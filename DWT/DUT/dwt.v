==> flow/design.v <==
module adder #(parameter width = 8) ( 
input wire signed [width-1:0] a,b, 
output wire signed [width :0] y); 
assign y = a + b;
endmodule
module diff #(parameter width = 8) ( 
input wire signed [width-1:0] a,b, 
output wire signed [width :0] y
); 
assign y = a - b;
endmodule
module flopr#(parameter width =8)(
input wire clk, rst_n, 
input wire signed [width-1:0] d, 
output reg signed [width-1:0] q 
);
always @(posedge clk or negedge rst_n)
if (!rst_n) q <= 0;
else q <= d;
endmodule 
module dwt(
input wire clk,rst_n, 
input wire signed [7:0] input1,input2, 
output wire  signed [8:0] average, difference); 
wire signed [8:0] mid_avg,mid_diff; 
wire signed [8:0] shifted_average, shifted_difference;
adder #(8) a1 (input1,input2,mid_avg); 
diff #(8) d1 (input1,input2,mid_diff); 
assign shifted_average = mid_avg >>> 1;
assign shifted_difference = mid_diff >>> 1; 
flopr#(9) ff2 (.clk(clk), .rst_n(rst_n), .d(shifted_average), .q(average));
flopr#(9) ff3 (.clk(clk), .rst_n(rst_n), .d(shifted_difference), .q(difference));
endmodule 
---- Step by step through the tools: dwt ----
Tool output for the design above, in the order of the flow.
Lines are those of the file above, counted from 1.
Operators: Yosys type, input widths -> output width; for muxes data width and select width s.
Cell names lack the library's common part.
A cell with -- has no value.
set-up
  top ..................................... dwt
  clock ................................... clk
  cell library ............................ sky130hd
  timing corner ........................... tt_025C_1v80

---- After elaboration ----
Counts by Yosys on the flattened word-level netlist (proc, flatten, opt, wreduce; memories kept). Register bits leave out memories and registers merged into their read ports (data or address); mux counts leave out enables and synchronous resets folded into registers. Print and check cells are left out. Cells with the same type and inputs are merged into one.
bit counts
  flip-flop bits (word level) ............. 16
  bits of input ports ..................... 18
  output and inout bits ................... 18
  cells after elaboration ................. 4
operators by class
  $add $sub $neg .......................... 2
operators with widths
  cell         number
  $add 8x8->9  1
  $sub 8x8->9  1

---- Logic depth ----
Longest topological path by Yosys (ltp), each cell counted once; first at word level (registers and memories cut), then after technology mapping (sequential cells cut; the memories' decode and read muxes count).
depth
  depth after elaboration ................. 1
  ABC_AREA ................................ 0
  mapped depth ............................ 7
  depth with buffers taken out ............ 6

---- After synthesis ----
Yosys stat after the flow's synthesis: flattened, memories mapped to cells. It holds for the ABC_AREA given above (unset counts as 0); a run with the other value may have another netlist.
Totals and module areas in this step are rounded.
cells by type
  cell      number  area in all (µm²)
  dfrtp_1   16      400.384
  ha_1      14      175.168
  inv_1     15      56.304
  fa_1      2       40.038
  nor2b_1   6       37.536
  a21oi_1   7       35.034
  xnor2_1   4       35.034
  nor2_1    8       30.029
  o21ai_0   6       30.029
  xor2_1    3       26.275
  nor3_1    5       25.024
  or4_1     3       22.522
  nand3_1   4       20.019
  a221oi_1  2       17.517
  buf_4     2       15.014
  clkbuf_1  4       15.014
  nor3b_1   2       15.014
  o211ai_1  2       15.014
Not listed: further types 18, cells in them 20.
mapped netlist
  cell count .............................. 125
  synthesis area .......................... 1170 µm²
  sequential part of the area ............. 400 µm²
  mapped flip-flops ....................... 16
  buffers ................................. 7
By module: a second synthesis without flattening, with its own total; a netlist apart from the flattened one above.
second synthesis, totals
  cell total of the unflattened synthesis .. 117
  area total of the unflattened synthesis .. 1170 µm²
Each row is one instance without its submodules.
modules
  module            times used  cells  area (µm²)
  flopr #(width=9)  2           9      225
  diff #(width=8)   1           59     397
  adder #(width=8)  1           40     319
  dwt               1           0      0.0

---- Timing after synthesis ----
OpenSTA on the mapped netlist: ideal clock, no wires. The path of least setup slack (recovery checks aside). Input and output delay are each 20% of the period. Register names are those of the netlist, which keeps one name where synthesis merged equal registers.
path post-synthesis
  kind .................................... input to register
  from .................................... input input2[2]
  to ...................................... register ff2.q[4]
  period .................................. 1.99 ns
  input delay ............................. 0.398 ns
  library setup time ...................... 0.120 ns
  launch time at the first pin ............ 0.398 ns
  arrival ................................. 1.685 ns
  required time ........................... 1.870 ns
  path slack .............................. 0.185 ns
  path delay .............................. 1.407 ns
  stages .................................. 7
  period reached after synthesis .......... 1.805 ns
"path delay" = arrival - input delay + setup time.
"stages" counts driving pins, that of a launching flip-flop among them; a cell with two outputs on the path counts twice.
"period reached after synthesis" is the clock period less the worst setup slack; recovery checks do not enter. This is arithmetic on one report: input and output delays are still those of the set period (20% each).
Between the ends stands the longest chain of elaborated cells between them, by number of cells; it is not shown to be the way that was timed. Of several equally long chains one is given.
A line is the first line of the expression or statement that the cell stems from. Yosys adds cells for indexed reads and writes and turns some case tables into memories.
on the way, post-synthesis
  cells stage by stage .................... inv_1 > ha_1 > buf_6 > and4bb_1 > nor3_1 > or4_1 > and3_1
  length of the longest elaborated chain .. 1
  elaborated cells between the ends (all ways) .. 1
  RTL lines with such cells ............... 1
RTL lines, path post-synthesis
  what                line  RTL
  start: declaration  23    input wire signed [7:0] input1,input2,
  $add 8x8->9         4     assign y = a + b;
  end: assignment     18    if (!rst_n) q <= 0;
  end: assignment     19    else q <= d;
  end: declaration    15    output reg signed [width-1:0] q

---- Timing after layout ----
From the final timing report of entry A: the path of least setup slack in the routed layout; clock arrival at registers is part of the times.
path post-layout
  kind .................................... input to register
  from .................................... input input1[1]
  to ...................................... register ff2.q[4]
  period .................................. 1.81 ns
  input delay ............................. 0.36 ns
  library setup time ...................... 0.11 ns
  launch time at the first pin ............ 0.36 ns
  arrival ................................. 1.87 ns
  required time ........................... 1.95 ns
  path slack .............................. 0.08 ns
  stages .................................. 6
Between the ends stands the longest chain of elaborated cells between them, by number of cells; it is not shown to be the way that was timed. Of several equally long chains one is given.
on the way, post-layout
  cells stage by stage .................... dlygate4sd2_1 > ha_1 > and4bb_1 > nor3_2 > or4_1 > and3_1
  length of the longest elaborated chain .. 1
  elaborated cells between the ends (all ways) .. 1
  RTL lines with such cells ............... 1
RTL lines, path post-layout
  what                line  RTL
  start: declaration  23    input wire signed [7:0] input1,input2,
  $add 8x8->9         4     assign y = a + b;
  end: assignment     18    if (!rst_n) q <= 0;
  end: assignment     19    else q <= d;
  end: declaration    15    output reg signed [width-1:0] q

Memo
Re: implementation data of dwt

Stored flow runs of dwt (2 of them; Yosys, OpenROAD, sky130hd). They differ in their settings and are not a sequence. Constraints: input delay and output delay 20% of the set period each, output load 0.01 pF.
By "clock period reached" is meant the clock period of the run minus its worst setup slack. This is arithmetic on one report: input and output delays are still those of the set period (20% each).
"critical setup path time": the worst setup path's part of the clock period (all of it between registers, 20% less for each end at a port) less its slack. A launch clock that arrives late makes it longer, a capture clock that arrives late makes it shorter.
"power consumption" is the tool's figure for a default switching activity; nothing was simulated.
Measured values are rounded.

======== entry A ========
==> flow/run.sh <==
#!/bin/bash
# the make line also repeats the synthesis and layout settings of config.mk as NAME=value (left out here)
make -C /OpenROAD-flow-scripts/flow DESIGN_CONFIG=/design/flow/config.mk WORK_HOME=/design/flow/orfs CLKGATE_MAP_FILE= finish
==> flow/config.mk <==
export PLATFORM = sky130hd
export DESIGN_NAME = dwt
export DESIGN_NICKNAME = dwt
export VERILOG_FILES = /design/flow/design.v
export SDC_FILE = /design/flow/constraint.sdc
export NUM_CORES = 4
export LEC_CHECK = 0
export CAP_MARGIN = 20
export CORE_MARGIN = 2
export CORE_UTILIZATION = 22
export SLEW_MARGIN = 20
==> flow/constraint.sdc <==
create_clock -name core_clock -period 1.81 [get_ports {clk}]
set_input_delay 0.3620 -clock core_clock [delete_from_list [all_inputs] [get_ports {clk}]]
set_output_delay 0.3620 -clock core_clock [all_outputs]
set_load 0.01 [all_outputs]

-------- measured, entry A --------
  power consumption ....................... 1310 uW
  post-route utilization .................. 0.374
  synthesis area .......................... 1170 µm²
  clock period reached .................... 1.732 ns
  critical setup path time ................ 1.37 ns
  critical path type ...................... input to register
  std-cell area (final layout) ............ 1910 µm²
  area of the die ......................... 5900 µm²
  worst setup slack after layout .......... 0.078 ns
  setup total negative slack .............. 0.000 ns

======== entry B ========
==> flow/run.sh <==
#!/bin/bash
# the make line also repeats the synthesis and layout settings of config.mk as NAME=value (left out here)
make -C /OpenROAD-flow-scripts/flow DESIGN_CONFIG=/design/flow/config.mk WORK_HOME=/design/flow/orfs CLKGATE_MAP_FILE= finish
==> flow/config.mk <==
export PLATFORM = sky130hd
export DESIGN_NAME = dwt
export DESIGN_NICKNAME = dwt
export VERILOG_FILES = /design/flow/design.v
export SDC_FILE = /design/flow/constraint.sdc
export NUM_CORES = 4
export LEC_CHECK = 0
export CAP_MARGIN = 10
export CELL_PAD_IN_SITES_DETAIL_PLACEMENT = 0
export CELL_PAD_IN_SITES_GLOBAL_PLACEMENT = 2
export CORE_ASPECT_RATIO = 1.95
export CORE_MARGIN = 5
export CORE_UTILIZATION = 31
export CTS_CLUSTER_SIZE = 66
export GPL_ROUTABILITY_DRIVEN = 0
export GPL_TIMING_DRIVEN = 1
export PLACE_DENSITY = 0.72
export SETUP_SLACK_MARGIN = 0.22
export SLEW_MARGIN = 20
==> flow/constraint.sdc <==
create_clock -name core_clock -period 1.59 [get_ports {clk}]
set_input_delay 0.3180 -clock core_clock [delete_from_list [all_inputs] [get_ports {clk}]]
set_output_delay 0.3180 -clock core_clock [all_outputs]
set_load 0.01 [all_outputs]

-------- measured, entry B --------
  synthesis area .......................... 1170 µm²
  post-route utilization .................. 0.605
  critical setup path time ................ 1.29 ns
  critical path type ...................... input to register
  power consumption ....................... 1650 uW
  area of the die ......................... 5160 µm²
  std-cell area (final layout) ............ 2230 µm²
  worst setup slack after layout .......... -0.018 ns
  clock period reached .................... 1.608 ns
  setup total negative slack .............. -0.019 ns
